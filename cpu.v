==> flow/design.v <==
module alu32 ( input [5:0] op,       
               input [31:0] rv1,     
               input [31:0] rv2,     
               output [31:0] rvout   
             );
    localparam ADD   = 6'd0;
    localparam SLL   = 6'd1;
    localparam SLT   = 6'd2;
    localparam SLTU  = 6'd3;
    localparam XOR   = 6'd4;
    localparam SRL   = 6'd5;
    localparam OR    = 6'd6;
    localparam AND   = 6'd7;
    localparam SRA   = 6'd8;
    localparam SUB   = 6'd9;
    reg [31:0] rvout_r;
    always @(op, rv1, rv2) begin
        case(op)
            ADD:
                rvout_r = rv1 + rv2;
            SUB:
                rvout_r = rv1 - rv2;
            SLL:
                rvout_r = rv1 << rv2;
            SLT:
                rvout_r = $signed(rv1) < $signed(rv2);
            SLTU:
                rvout_r = rv1 < rv2;
            XOR:
                rvout_r = rv1 ^ rv2;
            SRL:
                rvout_r = rv1 >> rv2;
            SRA:
                rvout_r = $signed(rv1) >>> rv2;
            OR:
                rvout_r = rv1 | rv2;
            AND:
                rvout_r = rv1 & rv2;
            default:
                rvout_r = 32'b0;
        endcase
    end
    assign rvout = rvout_r;
endmodule
module control ( input [31:0] idata,     
                 input reset,            
                 output branch,          
                 output jump,            
                 output dMEMToReg,       
                 output [5:0] aluOp,     
                 output [4:0] rs1,       
                 output [4:0] rs2,       
                 output [4:0] rd,        
                 output regOrImm,        
                 output regWrite         
               );
    reg dMEMToReg_r, regOrImm_r, regWrite_r, branch_r, jump_r;
    reg [5:0] aluOp_r;
    reg [4:0] rs1_r, rs2_r, rd_r;
    localparam LUI = 7'b0110111;
    localparam AUIPC = 7'b0010111;
    localparam JAL = 7'b1101111;
    localparam JALR = 7'b1100111;
    localparam BXX = 7'b1100011;
    localparam LXX = 7'b0000011;
    localparam SXX = 7'b0100011;
    localparam IXX = 7'b0010011;
    localparam RXX = 7'b0110011;
    always @(idata) begin
        case(idata[6:0])
            LUI,
            AUIPC: begin
                branch_r = 1'b0;
                jump_r = 1'b0;
                dMEMToReg_r = 1'b0;
                aluOp_r = 6'd0;
                rs1_r = 5'd0;
                rs2_r = 5'd0;
                rd_r = idata[11:7];
                regOrImm_r = 1'b1;
                regWrite_r = 1'b1;
            end
            JAL: begin
                branch_r = 1'b0;
                jump_r = 1'b1;
                dMEMToReg_r = 1'b0;
                aluOp_r = 6'd0;
                rs1_r = 5'd0;
                rs2_r = 5'd0;
                rd_r = idata[11:7];
                regOrImm_r = 1'b0;
                regWrite_r = 1'b1;
            end
            JALR: begin
                branch_r = 1'b0;
                jump_r = 1'b1;
                dMEMToReg_r = 1'b0;
                aluOp_r = 6'd0;
                rs1_r = idata[19:15];
                rs2_r = 5'd0;
                rd_r = idata[11:7];
                regOrImm_r = 1'b0;
                regWrite_r = 1'b1;
            end
            BXX: begin
                branch_r = 1'b1;
                jump_r = 1'b0;
                dMEMToReg_r = 1'b0;
                case(idata[14:12])
                    3'd0:    
                        aluOp_r = 6'd9;
                    3'd1:    
                        aluOp_r = 6'd9;
                    3'd4:    
                        aluOp_r = 6'd2;
                    3'd5:    
                        aluOp_r = 6'd2;
                    3'd6:    
                        aluOp_r = 6'd3;
                    3'd7:    
                        aluOp_r = 6'd3;
                    default:
                        aluOp_r = 6'd15;
                endcase
                rs1_r = idata[19:15];
                rs2_r = idata[24:20];
                rd_r = 5'd0;
                regOrImm_r = 1'b0;
                regWrite_r = 1'b0;
            end
            LXX: begin
                branch_r = 1'b0;
                jump_r = 1'b0;
                dMEMToReg_r = 1'b1;
                aluOp_r = 6'd0;
                rs1_r = idata[19:15];
                rs2_r = 5'd0;
                rd_r = idata[11:7];
                regOrImm_r = 1'b1;
                regWrite_r = 1'b1;
            end
            SXX: begin
                branch_r = 1'b0;
                jump_r = 1'b0;
                dMEMToReg_r = 1'b0;
                aluOp_r = 6'd0;
                rs1_r = idata[19:15];
                rs2_r = idata[24:20];
                rd_r = 5'd0;
                regOrImm_r = 1'b1;
                regWrite_r = 1'b0;
            end
            IXX: begin
                branch_r = 1'b0;
                jump_r = 1'b0;
                dMEMToReg_r = 1'b0;
                case (idata[14:12])
                    3'd0,    
                    3'd2,    
                    3'd3,    
                    3'd4,    
                    3'd6,    
                    3'd7:    
                        aluOp_r = {3'd0, idata[14:12]};
                    3'd1:    
                        aluOp_r = {3'd0, idata[14:12]};
                    3'd5:    
                        aluOp_r = (idata[30]) ? 6'd8:6'd5;
                    default:
                        aluOp_r = {3'd0, idata[14:12]};
                endcase
                rs1_r = idata[19:15];
                rs2_r = 5'd0;
                rd_r = idata[11:7];
                regOrImm_r = 1'b1;
                regWrite_r = 1'b1;
            end
            RXX: begin
                branch_r = 1'b0;
                jump_r = 1'b0;
                dMEMToReg_r = 1'b0;
                case(idata[14:12])
                    3'd1,    
                    3'd2,    
                    3'd3,    
                    3'd4,    
                    3'd6,    
                    3'd7:    
                        aluOp_r = {3'd0, idata[14:12]};
                    3'd0:    
                        aluOp_r = (idata[30]) ? 6'd9:6'd0;
                    3'd5:    
                        aluOp_r = (idata[30]) ? 6'd8:6'd5;
                    default:
                        aluOp_r = {3'd0, idata[14:12]};
                endcase
                rs1_r = idata[19:15];
                rs2_r = idata[24:20];
                rd_r = idata[11:7];
                regOrImm_r = 1'b0;
                regWrite_r = 1'b1;
            end
            default: begin  
                branch_r = 1'b0;
                jump_r = 1'b0;
                dMEMToReg_r = 1'b0;
                aluOp_r = 6'd0;
                rs1_r = 5'd0;
                rs2_r = 5'd0;
                rd_r = 5'd0;
                regOrImm_r = 1'b0;
                regWrite_r = 1'b0;
            end
        endcase
    end
    assign branch = ~reset & branch_r;
    assign jump = ~reset & jump_r;
    assign dMEMToReg = ~reset & dMEMToReg_r;
    assign aluOp = ~reset & aluOp_r;
    assign rs1 = ~reset & rs1_r;
    assign rs2 = ~reset & rs2_r;
    assign rd = ~reset & rd_r;
    assign regOrImm = ~reset & regOrImm_r;
    assign regWrite = ~reset & regWrite_r;
endmodule
module cpu ( input clk,              
             input reset,            
             output [31:0] iaddr,    
             input [31:0] idata,     
             output [31:0] daddr,    
             input [31:0] drdata,    
             output [31:0] dwdata,   
             output [3:0] dwe        
           );
    reg [31:0] iaddr;  
    wire dMEMMuxSel, immMuxSel;
    wire we_RF;
    wire [4:0] rs1_RF, rs2_RF, rd_RF;
    wire [31:0] wdata_RF, rv1_RF, rv2_RF;
    reg [31:0] drdata_RF;
    wire [5:0] op_ALU;
    wire [31:0] rv1_ALU, rv2_ALU, out_ALU;
    wire [31:0] immediate;
    reg [3:0] dwe_r;
    reg [31:0] maskedDWData_r;
    localparam LUI = 7'b0110111;
    localparam AUIPC = 7'b0010111;
    localparam JAL = 7'b1101111;
    localparam JALR = 7'b1100111;
    localparam BXX = 7'b1100011;
    localparam LXX = 7'b0000011;
    localparam SXX = 7'b0100011;
    localparam IXX = 7'b0010011;
    localparam RXX = 7'b0110011;
    always @(posedge clk) begin
        if (reset) begin           
            iaddr <= -4;
        end
        else begin
            if (jump) begin        
                if (idata[6:0]==JALR)
                    iaddr <= ((immediate+rv1_RF) >> 1) << 1;
                else if (idata[6:0]==JAL)
                    iaddr <= immediate + iaddr;
            end 
            else if (branch) begin     
                iaddr <= iaddr + 32'd4;
                case(idata[14:12])
                    3'd0: begin    
                        if (out_ALU == 32'b0)
                            iaddr <= immediate + iaddr;
                    end
                    3'd1: begin    
                        if (out_ALU != 32'b0)
                            iaddr <= immediate + iaddr;
                    end
                    3'd4: begin    
                        if (out_ALU == 32'b1)
                            iaddr <= immediate + iaddr;
                    end
                    3'd5: begin    
                        if (out_ALU == 32'b0)
                            iaddr <= immediate + iaddr;
                    end
                    3'd6: begin    
                        if (out_ALU == 32'b1)
                            iaddr <= immediate + iaddr;
                    end
                    3'd7: begin    
                        if (out_ALU == 32'b0)
                            iaddr <= immediate + iaddr;
                    end
                    default:
                        iaddr <= iaddr + 32'd4;
                endcase
            end else     
                iaddr <= iaddr + 32'd4; 
        end
    end
    control cntrl(
        .idata(idata),
        .reset(reset),
        .branch(branch),
        .jump(jump),
        .dMEMToReg(dMEMMuxSel),
        .aluOp(op_ALU),
        .rs1(rs1_RF),
        .rs2(rs2_RF),
        .rd(rd_RF),
        .regOrImm(immMuxSel),
        .regWrite(we_RF)
    );
    immGen ig(
        .idata(idata),
        .imm(immediate)
    );
    regfile rf(
        .clk(clk),
        .rs1(rs1_RF),
        .rs2(rs2_RF),
        .rd(rd_RF),
        .we(we_RF),
        .wdata(wdata_RF),
        .rv1(rv1_RF),
        .rv2(rv2_RF)
    );
    alu32 alu(
        .op(op_ALU),
        .rv1(rv1_ALU),
        .rv2(rv2_ALU),
        .rvout(out_ALU)
    );
    assign rv1_ALU = (idata[6:0] == JAL | idata[6:0] == JALR) ? iaddr+32'd4 : (idata[6:0] == AUIPC) ? iaddr : rv1_RF;
    assign rv2_ALU = (immMuxSel) ? immediate : rv2_RF;
    assign wdata_RF = (dMEMMuxSel) ? drdata_RF : out_ALU;
    assign dwe = {4{~reset}} & dwe_r;
    assign daddr = out_ALU;
    assign dwdata = {32{~reset}} & maskedDWData_r;
    always @(idata, daddr) begin
        if (idata[6:0] === SXX) begin
            case(idata[14:12])
                3'b000: begin                               
                    maskedDWData_r = {4{rv2_RF[7:0]}};      
                    case(daddr[1:0])
                        2'b00:
                            dwe_r = 4'b0001;
                        2'b01:
                            dwe_r = 4'b0010;
                        2'b10:
                            dwe_r = 4'b0100;
                        2'b11:
                            dwe_r = 4'b1000;
                    endcase
                end
                3'b001: begin                                
                    maskedDWData_r = {2{rv2_RF[15:0]}};      
                    case(daddr[1:0])
                        2'b00:
                            dwe_r = 4'b0011;
                        2'b10:
                            dwe_r = 4'b1100;
                        default:
                            dwe_r = 4'b0000;
                    endcase
                end
                3'b010: begin                               
                    maskedDWData_r = rv2_RF;
                    case(daddr[1:0])
                        2'b00:
                            dwe_r = 4'b1111;
                        default:
                            dwe_r = 4'b0000;
                    endcase
                end
                default: begin
                    maskedDWData_r = 32'b0;
                    dwe_r = 4'b0000;
                end
            endcase
        end
        else begin
            dwe_r = 4'b0000;
            maskedDWData_r = 32'b0;
        end
    end
    always @(drdata, idata) begin
        if (idata[6:0] === LXX) begin              
            case(idata[14:12])
                3'b000: begin                      
                    case(daddr[1:0])
                        2'b00:
                            drdata_RF = $signed(drdata[7:0]);
                        2'b01:
                            drdata_RF = $signed(drdata[15:8]);
                        2'b10:
                            drdata_RF = $signed(drdata[23:16]);
                        2'b11:
                            drdata_RF = $signed(drdata[31:24]);
                    endcase
                end
                3'b001: begin                     
                    case(daddr[1:0])
                        2'b00:
                            drdata_RF = $signed(drdata[15:0]);
                        2'b10:
                            drdata_RF = $signed(drdata[31:16]);
                        default:
                            drdata_RF = 32'b0;
                    endcase
                end
                3'b010: begin                    
                    drdata_RF = drdata;
                end
                3'b100: begin                   
                    case(daddr[1:0])
                        2'b00:
                            drdata_RF = drdata[7:0];
                        2'b01:
                            drdata_RF = drdata[15:8];
                        2'b10:
                            drdata_RF = drdata[23:16];
                        2'b11:
                            drdata_RF = drdata[31:24];
                    endcase
                end
                3'b101: begin                  
                    case(daddr[1:0])
                        2'b00:
                            drdata_RF = drdata[15:0];
                        2'b10:
                            drdata_RF = drdata[31:16];
                        default:
                            drdata_RF = 32'b0;
                    endcase
                end
                default: begin
                    drdata_RF = 32'b0;
                end
            endcase
        end
        else
            drdata_RF = 32'b0;
    end
endmodule
module immGen ( input [31:0] idata,      
                output [31:0] imm        
              );
    localparam LUI = 7'b0110111;
    localparam AUIPC = 7'b0010111;
    localparam JAL = 7'b1101111;
    localparam JALR = 7'b1100111;
    localparam BXX = 7'b1100011;
    localparam LXX = 7'b0000011;
    localparam SXX = 7'b0100011;
    localparam IXX = 7'b0010011;
    localparam RXX = 7'b0110011;
    reg [31:0] imm_r;
    always @(idata) begin
        case(idata[6:0])
            LUI,
            AUIPC:
                imm_r = idata[31:12] << 12;
            JAL:
                imm_r = $signed({idata[31], idata[19:12], idata[20], idata[30:21], 1'b0});
            BXX:
                imm_r = $signed({idata[31], idata[7], idata[30:25], idata[11:8], 1'b0});
            SXX:
                imm_r = $signed({idata[31:25], idata[11:7]});
            LXX,
            JALR:
                imm_r = $signed(idata[31:20]);
            IXX:
                case(idata[14:12])
                    3'd0,        
                    3'd2,        
                    3'd3,        
                    3'd4,        
                    3'd6,        
                    3'd7:        
                        imm_r = $signed(idata[31:20]);
                    3'd1,        
                    3'd5:        
                        imm_r = {27'b0, idata[24:20]};
                endcase
            RXX:
                imm_r = 32'b0;
            default:
                imm_r = 32'b0;
        endcase
    end
    assign imm = imm_r;
endmodule
module regfile ( input [4:0] rs1,      
                 input [4:0] rs2,      
                 input [4:0] rd,       
                 input we,             
                 input [31:0] wdata,   
                 output [31:0] rv1,    
                 output [31:0] rv2,    
                 input clk             
               );
    reg [31:0] internalRegisters [0:31];
    reg [31:0] rv1_r, rv2_r;
    integer i;
    initial begin
        for (i=0;i<32;i=i+1)
            internalRegisters[i] = 32'b0;
    end
    always @(posedge clk) begin
        if (we == 1'b1) begin
            if(rd == 5'd0)
                internalRegisters[rd] <= 32'd0;
            else
                internalRegisters[rd] <= wdata;
        end
    end
    assign rv1 = internalRegisters[rs1];
    assign rv2 = internalRegisters[rs2];
endmodule
### Reports on cpu

Tool output for the design above, in the order of the flow.
Line numbers count from 1 in the design file above.
Library cell names are shortened.
A cell with n/a has no value.

| inputs | value |
|---|---|
| design top | cpu |
| clock port | clk |
| standard-cell library | sky130hd |
| timing corner | tt_025C_1v80 |

### After elaboration

Counts by Yosys on the flattened word-level netlist (proc, flatten, opt, wreduce; memories kept). Register bits leave out memories and registers merged into their read ports (data or address). Print and check cells are left out.
Memory sizes are those after Yosys's memory passes, which may raise the word count (mostly to a power of two), join words into wider ones and drop unused or constant bits.

| bit counts | value |
|---|---|
| memory cells | 1 |
| register bits after elaboration | 32 |
| output and inout port bits | 100 |
| word-level cells | 134 |
| bits in writable memories | 1,024 |

| cells by class | value |
|---|---|
| shift-type cells | 3 |
| $add $sub $neg | 5 |
| multiplexer cells | 49 |
| eq/ne operators | 32 |
| $lt $le $gt $ge | 2 |
| reductions and logical operators | 22 |
| bitwise gates (word level) | 19 |

Memory list:

| name | depth | width | read ports | write ports | RTL line | source |
|---|---|---|---|---|---|---|
| rf.internalRegisters | 32 | 32 | 2 | 1 | 502 | `reg [31:0] internalRegisters [0:31];` |

Operators with widths:

| kind | count |
|---|---|
| 2-to-1 mux 32 bit | 16 |
| case mux 32 bit (select 10 bit) | 1 |
| case mux 32 bit (select 4 bit) | 2 |
| case mux 32 bit (select 6 bit) | 1 |
| case mux 32 bit (select 3 bit) | 2 |
| case mux 32 bit (select 5 bit) | 1 |
| case mux 32 bit (select 2 bit) | 2 |
| adder 32 bit | 3 |
| < comparator 32 bit | 2 |
| bitwise AND 32 bit | 2 |
| case mux 6 bit (select 3 bit) | 2 |
| equality test 32 x 1 -> 1 bit (second input constant) | 1 |
| adder 32 x 3 -> 32 bit (second input constant) | 1 |
| subtractor 32 bit | 1 |
| bitwise OR 32 bit | 1 |
| bitwise XOR 32 bit | 1 |
| left shift 32 x 32 -> 32 bit | 1 |
| >> shifter 32 x 32 -> 32 bit | 1 |
| >>> shifter 32 x 32 -> 32 bit | 1 |
| logical NOT 32 bit | 1 |
| nonzero test 32 bit | 1 |
| case mux 16 bit (select 2 bit) | 1 |
| equality test 6 x 3 -> 1 bit (second input constant) | 4 |
| case mux 4 bit (select 3 bit) | 2 |
| equality test 7 x 6 -> 1 bit (second input constant) | 3 |
| equality test 7 bit (second input constant) | 3 |
| OR reduction 6 bit | 3 |
| OR reduction 2 bit | 8 |

Not listed: further kinds 34, cells in them 64.

### Depth

Longest topological path by Yosys (ltp), each cell counted once; first at word level (registers and memories cut), then after technology mapping (sequential cells cut; the memories' decode and read muxes count).

| depth | value |
|---|---|
| depth after elaboration | 15 |
| ABC_AREA | 1 |
| mapped depth | 62 |
| mapped depth without buffers | 56 |

### Netlist

The flow's flattened synthesis, as Yosys stat reports it; memories are mapped. The netlist is that of the ABC_AREA named above (0 if unset); the other value can give another one.

| synthesis totals | value |
|---|---|
| buffer cells | 616 |
| mapped area | 71,522.3 um^2 |
| mapped cells | 9,373 |
| mapped flip-flops | 1,056 |

Cells by type:

| cell type | count | area in all (um^2) |
|---|---|---|
| edfxtp_1 | 1,024 | 3.07E+04 |
| nand3_1 | 2,076 | 1.04E+04 |
| nand2_1 | 2,376 | 8.92E+03 |
| inv_1 | 919 | 3.45E+03 |
| o211ai_1 | 372 | 2.79E+03 |
| nor2_1 | 529 | 1.99E+03 |
| ha_1 | 158 | 1.98E+03 |
| a21oi_1 | 351 | 1.76E+03 |
| o21ai_0 | 290 | 1.45E+03 |
| buf_2 | 267 | 1.34E+03 |
| clkbuf_1 | 248 | 930.893 |
| dfxtp_1 | 32 | 640.614 |
| xor2_1 | 62 | 543.021 |
| nand3b_1 | 59 | 442.925 |
| o21ai_1 | 70 | 350.336 |
| o2111ai_1 | 34 | 297.786 |
| buf_4 | 38 | 285.274 |
| or2_2 | 43 | 269.008 |

Other cell types: 45; their cells: 425.

### Path before layout

Source: OpenSTA report_checks on the synthesized netlist (no wires, ideal clock, input and output delay 20% of the period each), path of least setup slack; recovery checks are left aside. Register names are those of the netlist, which keeps one name where synthesis merged equal registers.

| timing path post-synthesis | value |
|---|---|
| path type | in2out |
| start | input idata[1] |
| end | output dwe[3] |
| clock period | 18.2 ns |
| external input delay | 3.640 ns |
| required time | 14.560 ns |
| path buffers | 8 |
| time at the first pin | 3.640 ns |
| delay of the path | 5.577 ns |
| output delay | 3.640 ns |
| driving pins on the path | 48 |
| data arrival time | 9.217 ns |
| setup slack | 5.343 ns |
| period reached after synthesis | 12.857 ns |

"delay of the path" = arrival - input delay + setup time.
At an output port there is no setup time.
"driving pins on the path" counts driving pins, that of a launching flip-flop among them; a cell with two outputs on the path counts twice.
"period reached after synthesis" is the clock period less the worst setup slack; recovery checks do not enter. This is arithmetic on one report: input and output delays are still those of the set period (20% each).
The rows between start and end are the longest chain of elaborated cells between them; the timing report does not say that the signal goes this way. Where chains are equally long, one stands for them.
A line is the first line of the expression or statement that the cell stems from. Yosys adds cells for indexed reads and writes and turns some case tables into memories.
A memory read counts as a cell of the chain, while the word-level depth stops at memories.

| between the ends, post-synthesis | value |
|---|---|
| path through | nand2_1 -> inv_1 -> nand2_2 -> a21oi_4 -> nand2_2 -> buf_6 -> buf_6 -> buf_6 -> buf_6 -> buf_2 -> o21ai_0 -> a21oi_1 -> o21ai_1 -> nand2_1 -> o211ai_1 -> nand2_1 -> nand2_1 -> o21ai_2 -> (+12 left out) -> nand2_1 -> nand3_1 -> nand2_1 -> a21oi_1 -> o21ai_0 -> nand2_1 -> nand2_1 -> inv_1 -> nand4_1 -> nand4_1 -> nor4_4 -> nand3_2 -> nor2_1 -> buf_2 -> inv_1 -> o21ai_0 -> o21ai_0 -> inv_1 |
| length of the longest elaborated chain | 14 |
| elaborated cells on any way between the ends | 60 |
| those cells by class | add/sub (2); compare (2); eq/ne (22); shift (3); mux (14); logic (9); reduce/logical (7); memory (1) |

Ends and longest elaborated chain, post-synthesis:

| element | RTL line | source |
|---|---|---|
| start, declared | 229 | `input [31:0] idata,` |
| equality test 7 bit | 70 | `case(idata[6:0])` |
| OR reduction 6 bit | n/a |  |
| 2-to-1 mux 5 bit | 70 |  |
| bitwise AND 5 bit | 220 | `assign rs1 = ~reset & rs1_r;` |
| memory (32 x 32 bit) | 502 | `reg [31:0] internalRegisters [0:31];` |
| 2-to-1 mux 32 bit x2 | 333 | `assign rv1_ALU = (idata[6:0] == JAL \| idata[6:0] == JALR) ? iaddr+32'd4 : (idata[6:0] == AUIPC) ? iaddr : rv1_ ...` |
| < comparator 32 bit | 28 | `rvout_r = rv1 < rv2;` |
| case mux 32 bit (select 10 bit) | 18 | `case(op)` |
| logical NOT 2 bit | 368 | `case(daddr[1:0])` |
| 2-to-1 mux 4 bit | 368 |  |
| case mux 4 bit (select 3 bit) | 341 | `case(idata[14:12])` |
| 2-to-1 mux 4 bit | 340 | `if (idata[6:0] === SXX) begin` |
| bitwise AND 4 bit | 336 | `assign dwe = {4{~reset}} & dwe_r;` |
| end, declared | 233 | `output [3:0] dwe` |

Lab notebook: cpu

module cpu, platform sky130hd, 2 stored runs of the flow under differing settings, order arbitrary. Input and output delays are each 20% of the period that was set; the output load is 0.01 pF.
A setting shown as n/a is not set for that run.

| setting or result | run 1 | run 2 |
|---|---|---|
| period_ns | 10.2 | 25.4 |
| CORE_UTILIZATION | 62 | 53 |
| SETUP_SLACK_MARGIN | 0.34 | n/a |
| PLACE_DENSITY | 0.93 | 0.83 |
| CELL_PAD_IN_SITES_GLOBAL_PLACEMENT | 3 | 2 |
| CELL_PAD_IN_SITES_DETAIL_PLACEMENT | 2 | n/a |
| TNS_END_PERCENT | 50 | 45 |
| ABC_AREA | 1 | 1 |
| CAP_MARGIN | 20 | 30 |
| CORE_MARGIN | 2 | 8 |
| SLEW_MARGIN | 20 | 15 |
| HOLD_SLACK_MARGIN | n/a | 0.22 |
| CTS_CLUSTER_SIZE | n/a | 68 |
| CTS_CLUSTER_DIAMETER | n/a | 111 |

Run 1: not finished: placement ended with error GPL-0301
Run 2: not finished: placement ended with error GPL-0301
